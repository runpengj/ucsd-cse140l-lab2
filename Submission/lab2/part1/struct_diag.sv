==> flow/design.v <==
module alarm(
  input[6:0]   tmin,
               amin,
			   thrs,
			   ahrs,						 
  output logic buzz
);
  always_comb
    buzz = tmin==amin && thrs==ahrs;
endmodule
module ct_mod_N #(parameter N=60)(
  input clk, rst, 
        en,			  
  output logic[6:0] ct_out,
  output logic      z);
  always_ff @(posedge clk)	 begin :clk_loop
    if(rst)	begin :reset_loop
	  ct_out <= 0;
	end			  :reset_loop
	else if(en)	begin
	  ct_out <= (ct_out+1)%N;	   
    end
  end	  :clk_loop
  always_comb begin z = ct_out==(N-1); end   
endmodule
module lcd_int(
  input[6:0] bin_in,
  output logic [6:0] Segment1,
                     Segment0);
  logic[3:0] bin0;
  assign bin0 = bin_in % 10;   
  logic[3:0] bin1;
  assign bin1 = bin_in/10;
  always_comb case(bin0) 
    4'b0000 : Segment0 = 7'h7E;
    4'b0001 : Segment0 = 7'h30;
    4'b0010 : Segment0 = 7'h6D;				  
    4'b0011 : Segment0 = 7'h79;				  
    4'b0100 : Segment0 = 7'h33;          	  
    4'b0101 : Segment0 = 7'h5B;
    4'b0110 : Segment0 = 7'h5F;
    4'b0111 : Segment0 = 7'h70;
    4'b1000 : Segment0 = 7'h7F;
    4'b1001 : Segment0 = 7'h7B;
	default : Segment0 = 7'h00;
  endcase
    always_comb case(bin1) 
    4'b0000 : Segment1 = 7'h7E;
    4'b0001 : Segment1 = 7'h30;
    4'b0010 : Segment1 = 7'h6D;
    4'b0011 : Segment1 = 7'h79;
    4'b0100 : Segment1 = 7'h33;          
    4'b0101 : Segment1 = 7'h5B;
    4'b0110 : Segment1 = 7'h5F;
    4'b0111 : Segment1 = 7'h70;
    4'b1000 : Segment1 = 7'h7F;
    4'b1001 : Segment1 = 7'h7B;
	default : Segment1 = 7'h00;
  endcase
endmodule
module struct_diag #(parameter NS=60, NH=24)(
  input Reset,
        Timeset, 	   
        Alarmset,	   
		Minadv,
		Hrsadv,
		Alarmon,
		Pulse,		   
  output [6:0] S1disp, S0disp, 	    
               M1disp, M0disp, 
               H1disp, H0disp,
  output logic Buzz);	            
  logic[6:0] TSec, TMin, THrs,      
             AMin, AHrs;		    
  logic[6:0] Min, Hrs;
  logic Szero, Mzero, Hzero, 	    
        TMen, THen, AMen, AHen;
  logic buzz;
  ct_mod_N #(.N(NS)) Sct(
    .clk(Pulse), .rst(Reset), .en(!Timeset), 
    .ct_out(TSec), .z(Szero)
    );
  ct_mod_N #(.N(NS)) Mct(
    .clk(Pulse), .rst(Reset), .en(TMen), .ct_out(TMin), .z(Mzero)
    );
  ct_mod_N #(.N(NH)) Hct(
	.clk(Pulse), .rst(Reset), .en(THen), .ct_out(THrs), .z(Hzero)
    );
  ct_mod_N #(.N(NS)) Mreg(
    .clk(Pulse), .rst(Reset), .en(AMen), 
    .ct_out(AMin), .z()
    ); 
  ct_mod_N #(.N(NH)) Hreg(
    .clk(Pulse), .rst(Reset), .en(AHen), .ct_out(AHrs), .z()
    ); 
  lcd_int Sdisp(
    .bin_in    (TSec)  ,
	.Segment1  (S1disp),
	.Segment0  (S0disp)
	);
  lcd_int Mdisp(
    .bin_in    (Min),
	.Segment1  (M1disp),
	 .Segment0 (M0disp)
	);
  lcd_int Hdisp(
    .bin_in    (Hrs),
	.Segment1  (H1disp),
	  .Segment0  (H0disp)
	);
  always_comb begin
	AMen = 0;
	AHen = 0;
    Min = 0;
	Hrs = 0;
    TMen = 0;
    THen = 0;
	if (Alarmset && !Timeset) begin
		Min = AMin;
		Hrs = AHrs;
		AMen = Minadv;
		AHen = Hrsadv;
	end
	else if (!Alarmset && Timeset) begin
		Min = TMin;
		Hrs = THrs;
		TMen = Minadv;
		THen = Hrsadv;
	end
	else begin
		Min = TMin;
		Hrs = THrs;
		TMen = Szero;
		THen = Mzero && Szero;
	end
	if (Alarmon)
		Buzz = buzz;
	else
		Buzz = 0;		
  end
  alarm a1(
	  .tmin(TMin), .amin(AMin), .thrs(THrs), .ahrs(AHrs), .buzz(buzz)
  );
endmodule
Step by step through the tools: struct_diag
The steps from the RTL of struct_diag to its reports follow in flow order.
Lines are those of the file above, counted from 1.
Library cell names are shortened.
{"block": "setup", "top": "struct_diag", "clock_port": "Pulse", "cell_library": "sky130hd", "corner": "tt_025C_1v80"}

Word-level counts
Source: Yosys, flattened and elaborated, memories not mapped. Widths are those after wreduce; folded enables and synchronous resets count as part of the registers. Registers that Yosys merges into a memory's read port (data or address) are not register bits. Print and check cells do not count. Equal cells are merged and count once.
Yosys's memory passes give these memory sizes; they may raise the number of words (mostly to a power of two), join words into wider ones and drop unused or constant bits.
{"block": "classes", "n_reduce_logical": 6, "div": 11, "n_mux": 9, "eq_ne": 4, "n_addsub": 5}
{"block": "op_table", "cell": "modulo 32 x 6 -> 32 bit (second input constant)", "n": 3}
{"block": "op_table", "cell": "divider 7 x 4 -> 32 bit (second input constant)", "n": 3}
{"block": "op_table", "cell": "modulo 7 x 4 -> 32 bit (second input constant)", "n": 3}
{"block": "op_table", "cell": "modulo 32 x 5 -> 32 bit (second input constant)", "n": 2}
{"block": "op_table", "cell": "adder 7 x 1 -> 8 bit (second input constant)", "n": 5}
{"block": "op_table", "cell": "equality test 7 x 6 -> 1 bit (second input constant)", "n": 2}
{"block": "op_table", "cell": "equality test 7 bit", "n": 2}
{"block": "op_table", "cell": "two-way mux 7 bit", "n": 2}
{"block": "op_table", "cell": "two-way mux 1 bit", "n": 7}
{"block": "op_table", "cell": "logical AND 1 bit", "n": 4}
{"block": "op_table", "cell": "logical NOT 1 bit", "n": 2}
{"block": "bits", "inputBits": 7, "rom_bits": 672, "memories": 6, "output_inout_bits": 43, "word_cells": 46, "register_bits": 35}
{"block": "memory_table", "memory": "(name not given)", "words": 16, "word_bits": 7, "rd": 1, "wr": 0, "line": 47, "source": "always_comb case(bin1)"}
{"block": "memory_table", "memory": "(name not given)", "words": 16, "word_bits": 7, "rd": 1, "wr": 0, "line": 34, "source": "always_comb case(bin0)"}
{"block": "memory_table", "memory": "(name not given)", "words": 16, "word_bits": 7, "rd": 1, "wr": 0, "line": 47}
{"block": "memory_table", "memory": "(name not given)", "words": 16, "word_bits": 7, "rd": 1, "wr": 0, "line": 34}
{"block": "memory_table", "memory": "(name not given)", "words": 16, "word_bits": 7, "rd": 1, "wr": 0, "line": 47}
{"block": "memory_table", "memory": "(name not given)", "words": 16, "word_bits": 7, "rd": 1, "wr": 0, "line": 34}

Longest topological paths
Yosys ltp: most cells in a row. Word level: on the elaborated netlist, between registers, memories and ports. Mapped: between sequential cells and ports; inverters and the memories' decode and read muxes count.
{"block": "logic_depth", "word_depth": 4, "abc_area": 1, "depth_mapped": 33, "ltp_nobuf": 32}

After synthesis
Yosys stat after the flow's synthesis: flattened, memories mapped to cells. It holds for the ABC_AREA given above (unset counts as 0); a run with the other value may have another netlist.
Totals and module areas in this step are rounded.
{"block": "by_type", "type": "nand2_1", "n": 238, "area_total_um2": 893.357}
{"block": "by_type", "type": "ha_1", "n": 61, "area_total_um2": 763.232}
{"block": "by_type", "type": "dfxtp_1", "n": 35, "area_total_um2": 700.672}
{"block": "by_type", "type": "inv_1", "n": 135, "area_total_um2": 506.736}
{"block": "by_type", "type": "nand3_1", "n": 72, "area_total_um2": 360.346}
{"block": "by_type", "type": "o21ai_0", "n": 57, "area_total_um2": 285.274}
{"block": "by_type", "type": "xor2_1", "n": 30, "area_total_um2": 262.752}
{"block": "by_type", "type": "nor2_1", "n": 63, "area_total_um2": 236.477}
{"block": "by_type", "type": "a21oi_1", "n": 39, "area_total_um2": 195.187}
{"block": "by_type", "type": "nor2_4", "n": 11, "area_total_um2": 123.869}
{"block": "by_type", "type": "nand2_4", "n": 9, "area_total_um2": 101.347}
{"block": "by_type", "type": "nand2_2", "n": 16, "area_total_um2": 100.096}
{"block": "by_type", "type": "xnor2_1", "n": 10, "area_total_um2": 87.584}
{"block": "by_type", "type": "o21ai_2", "n": 8, "area_total_um2": 70.067}
{"block": "by_type", "type": "nand4_1", "n": 11, "area_total_um2": 68.816}
{"block": "by_type", "type": "nor3_1", "n": 13, "area_total_um2": 65.062}
{"block": "by_type", "type": "nand4_4", "n": 3, "area_total_um2": 63.811}
{"block": "by_type", "type": "nand3_2", "n": 6, "area_total_um2": 60.058}
Other cell types: 36; their cells: 111.
{"block": "mapped", "sequential_area_um2": 700, "buf_cells": 17, "cell_count": 928, "yosys_area_um2": 5700, "ff_cells": 35}

Path before layout
Path of least setup slack by OpenSTA after synthesis, without wires, with an ideal clock, recovery checks aside; 20% of the period is set as input and as output delay. Where synthesis merged equal registers, the netlist keeps one of their names.
{"block": "synth_path", "kind": "input -> output", "startpoint": "input port Timeset", "endpoint": "output port H1disp[6]", "path_slack_ps": 7003, "stages": 25, "launch_ps": 3440, "required_time_ps": 13760, "n_path_buf": 1, "in_delay_ps": 3440, "output_delay_ps": 3440, "t_arrival_ps": 6757, "delay_ps": 3317, "clock_period_ps": 17200, "synth_period_reached_ps": 10197}
"delay_ps" is the arrival time less input delay plus setup time.
At an output port there is no setup time.
"stages" counts driving pins, that of a launching flip-flop among them; a cell with two outputs on the path counts twice.
"synth_period_reached_ps" = period - worst setup slack (recovery checks aside). The figure is calculated, with input and output delays left at 20% of the set period.
Between the ends stands the longest chain of elaborated cells between them, by number of cells; it is not shown to be the way that was timed. Of several equally long chains one is given.
Each line given opens the expression or statement behind the cell; cells for indexed reads and writes are added by Yosys, which also makes memories of some case tables.
The chain passes a memory read, where the word-level depth is cut; so it can be longer than that depth.
{"block": "synth_via", "cell_sequence": "inv_2 -> nand2_4 -> buf_6 -> nand2_1 -> nand2_2 -> nand2_4 -> ha_1 -> inv_1 -> a21oi_1 -> nor2_4 -> nand3_1 -> and2_1 -> ha_1 -> inv_1 -> nor3_1 -> inv_1 -> nor2_1 -> nand3_1 -> nand3_1 -> nand2_1 -> o21ai_2 -> nand3_4 -> ha_1 -> or2_2 -> a31oi_1", "elab_chain_cells": 5, "cells_between": 5, "classes_between": "div (1); mux (1); reduce/logical (2); memory (1)"}
{"block": "synth_lines", "element": "start: declaration", "line": 63, "source": "Timeset,"}
{"block": "synth_lines", "element": "logical NOT 1 bit", "line": 118, "source": "if (Alarmset && !Timeset) begin"}
{"block": "synth_lines", "element": "logical AND 1 bit", "line": 118}
{"block": "synth_lines", "element": "two-way mux 7 bit", "line": 118}
{"block": "synth_lines", "element": "divider 7 x 4 -> 32 bit", "line": 33, "source": "assign bin1 = bin_in/10;"}
{"block": "synth_lines", "element": "memory (16 x 7 bit)", "line": 47, "source": "always_comb case(bin1)"}
{"block": "synth_lines", "element": "end: declaration", "line": 71, "source": "H1disp, H0disp,"}

Worst path after layout
Path of least setup slack in the final report of flow run B (OpenROAD, finished layout, wires in). Where an end is a register, its clock arrival counts in the times.
The path's times are printed in steps of 10 ps; the period is the one set.
{"block": "layout_path", "kind": "input -> output", "startpoint": "input port Timeset", "endpoint": "output port H0disp[1]", "n_path_buf": 2, "path_slack_ps": 1790, "launch_ps": 2300, "output_delay_ps": 2300, "t_arrival_ps": 7410, "in_delay_ps": 2300, "required_time_ps": 9200, "clock_period_ps": 11500, "stages": 30}
Between the ends stands the longest chain of elaborated cells between them, by number of cells; it is not shown to be the way that was timed. Of several equally long chains one is given.
The chain passes a memory read, where the word-level depth is cut; so it can be longer than that depth.
{"block": "layout_via", "cell_sequence": "clkdlybuf4s50_1 -> inv_2 -> nand2_4 -> nand2_1 -> nand2_2 -> nand2_4 -> ha_1 -> inv_1 -> a21oi_1 -> nor2_4 -> nand3_1 -> and2_1 -> ha_1 -> inv_1 -> nor3_1 -> nand3_1 -> nand4_2 -> o21ai_1 -> o21ai_2 -> nand3_4 -> nand2_1 -> nand2_2 -> inv_1 -> ha_1 -> inv_1 -> nand3_1 -> nand2_1 -> nand2_1 -> nand2_1 -> clkdlybuf4s50_1", "elab_chain_cells": 5, "cells_between": 5, "classes_between": "div (1); mux (1); reduce/logical (2); memory (1)"}
{"block": "layout_lines", "element": "start: declaration", "line": 63, "source": "Timeset,"}
{"block": "layout_lines", "element": "logical NOT 1 bit", "line": 118, "source": "if (Alarmset && !Timeset) begin"}
{"block": "layout_lines", "element": "logical AND 1 bit", "line": 118}
{"block": "layout_lines", "element": "two-way mux 7 bit", "line": 118}
{"block": "layout_lines", "element": "modulo 7 x 4 -> 32 bit", "line": 31, "source": "assign bin0 = bin_in % 10;"}
{"block": "layout_lines", "element": "memory (16 x 7 bit)", "line": 34, "source": "always_comb case(bin0)"}
{"block": "layout_lines", "element": "end: declaration", "line": 71, "source": "H1disp, H0disp,"}

Memo
Re: implementation data of struct_diag

Below are 2 stored runs of the flow (Yosys, OpenROAD; platform sky130hd) on struct_diag, each with its settings and what was measured, unordered. Constraints: input delay and output delay 20% of the set period each, output load 0.01 pF.
"achieved_clock_period_ps" = clock period - worst setup slack. The figure is calculated, with input and output delays left at 20% of the set period.
By "worstPathTime_ps" is meant the share of the clock period that the worst setup path is allowed (20% is reserved at inputs, 20% at outputs), minus its slack. Clock arrival times at its registers enter into it.
By "power_total_mw" is meant OpenSTA's value without simulated activity: inputs other than the clock are taken to toggle once in ten clock periods, and the tool carries that through the logic.
"worstPathTime_ps" is known to 10 ps.
The results are shown rounded.

Flow run A
==> flow/run.sh <==
#!/bin/bash
# the make line also repeats the synthesis and layout settings of config.mk as NAME=value (left out here)
make -C /OpenROAD-flow-scripts/flow DESIGN_CONFIG=/design/flow/config.mk WORK_HOME=/design/flow/orfs CLKGATE_MAP_FILE= finish
==> flow/config.mk <==
export PLATFORM = sky130hd
export DESIGN_NAME = struct_diag
export DESIGN_NICKNAME = struct_diag
export VERILOG_FILES = /design/flow/design.v
export SDC_FILE = /design/flow/constraint.sdc
export NUM_CORES = 4
export LEC_CHECK = 0
export CAP_MARGIN = 40
export CELL_PAD_IN_SITES_DETAIL_PLACEMENT = 0
export CELL_PAD_IN_SITES_GLOBAL_PLACEMENT = 0
export CORE_MARGIN = 8
export CORE_UTILIZATION = 70
export MAX_ROUTING_LAYER = met5
export MIN_ROUTING_LAYER = met1
export SETUP_SLACK_MARGIN = 0.43
export SLEW_MARGIN = 20
==> flow/constraint.sdc <==
create_clock -name core_clock -period 5.47 [get_ports {Pulse}]
set_input_delay 1.0940 -clock core_clock [delete_from_list [all_inputs] [get_ports {Pulse}]]
set_output_delay 1.0940 -clock core_clock [all_outputs]
set_load 0.01 [all_outputs]

==> results of flow run A, as JSON <==
{
  "outcome": "stopped before the end: clock tree synthesis reported DPL-0038"
}

Flow run B
==> flow/run.sh <==
#!/bin/bash
# the make line also repeats the synthesis and layout settings of config.mk as NAME=value (left out here)
make -C /OpenROAD-flow-scripts/flow DESIGN_CONFIG=/design/flow/config.mk WORK_HOME=/design/flow/orfs CLKGATE_MAP_FILE= finish
==> flow/config.mk <==
export PLATFORM = sky130hd
export DESIGN_NAME = struct_diag
export DESIGN_NICKNAME = struct_diag
export VERILOG_FILES = /design/flow/design.v
export SDC_FILE = /design/flow/constraint.sdc
export NUM_CORES = 4
export LEC_CHECK = 0
export ABC_AREA = 1
export CAP_MARGIN = 5
export CORE_MARGIN = 10
export CORE_UTILIZATION = 33
export CTS_CLUSTER_SIZE = 64
export MAX_ROUTING_LAYER = met4
export PLACE_DENSITY_LB_ADDON = 0.22
export SLEW_MARGIN = 20
==> flow/constraint.sdc <==
create_clock -name core_clock -period 11.5 [get_ports {Pulse}]
set_input_delay 2.3000 -clock core_clock [delete_from_list [all_inputs] [get_ports {Pulse}]]
set_output_delay 2.3000 -clock core_clock [all_outputs]
set_load 0.01 [all_outputs]

==> results of flow run B, as JSON <==
{
  "die_footprint_um2": 23000,
  "stdcell_area_um2": 6600,
  "ys_area_um2": 5700,
  "layout_utilization_pct": 38,
  "hold_ws_ps": 540,
  "power_total_mw": 0.78,
  "tns_setup_ps": 0,
  "timing.setup.ws_ps": 1800,
  "worstPathTime_ps": 5110,
  "worstPathKind": "input -> output",
  "achieved_clock_period_ps": 9707
}
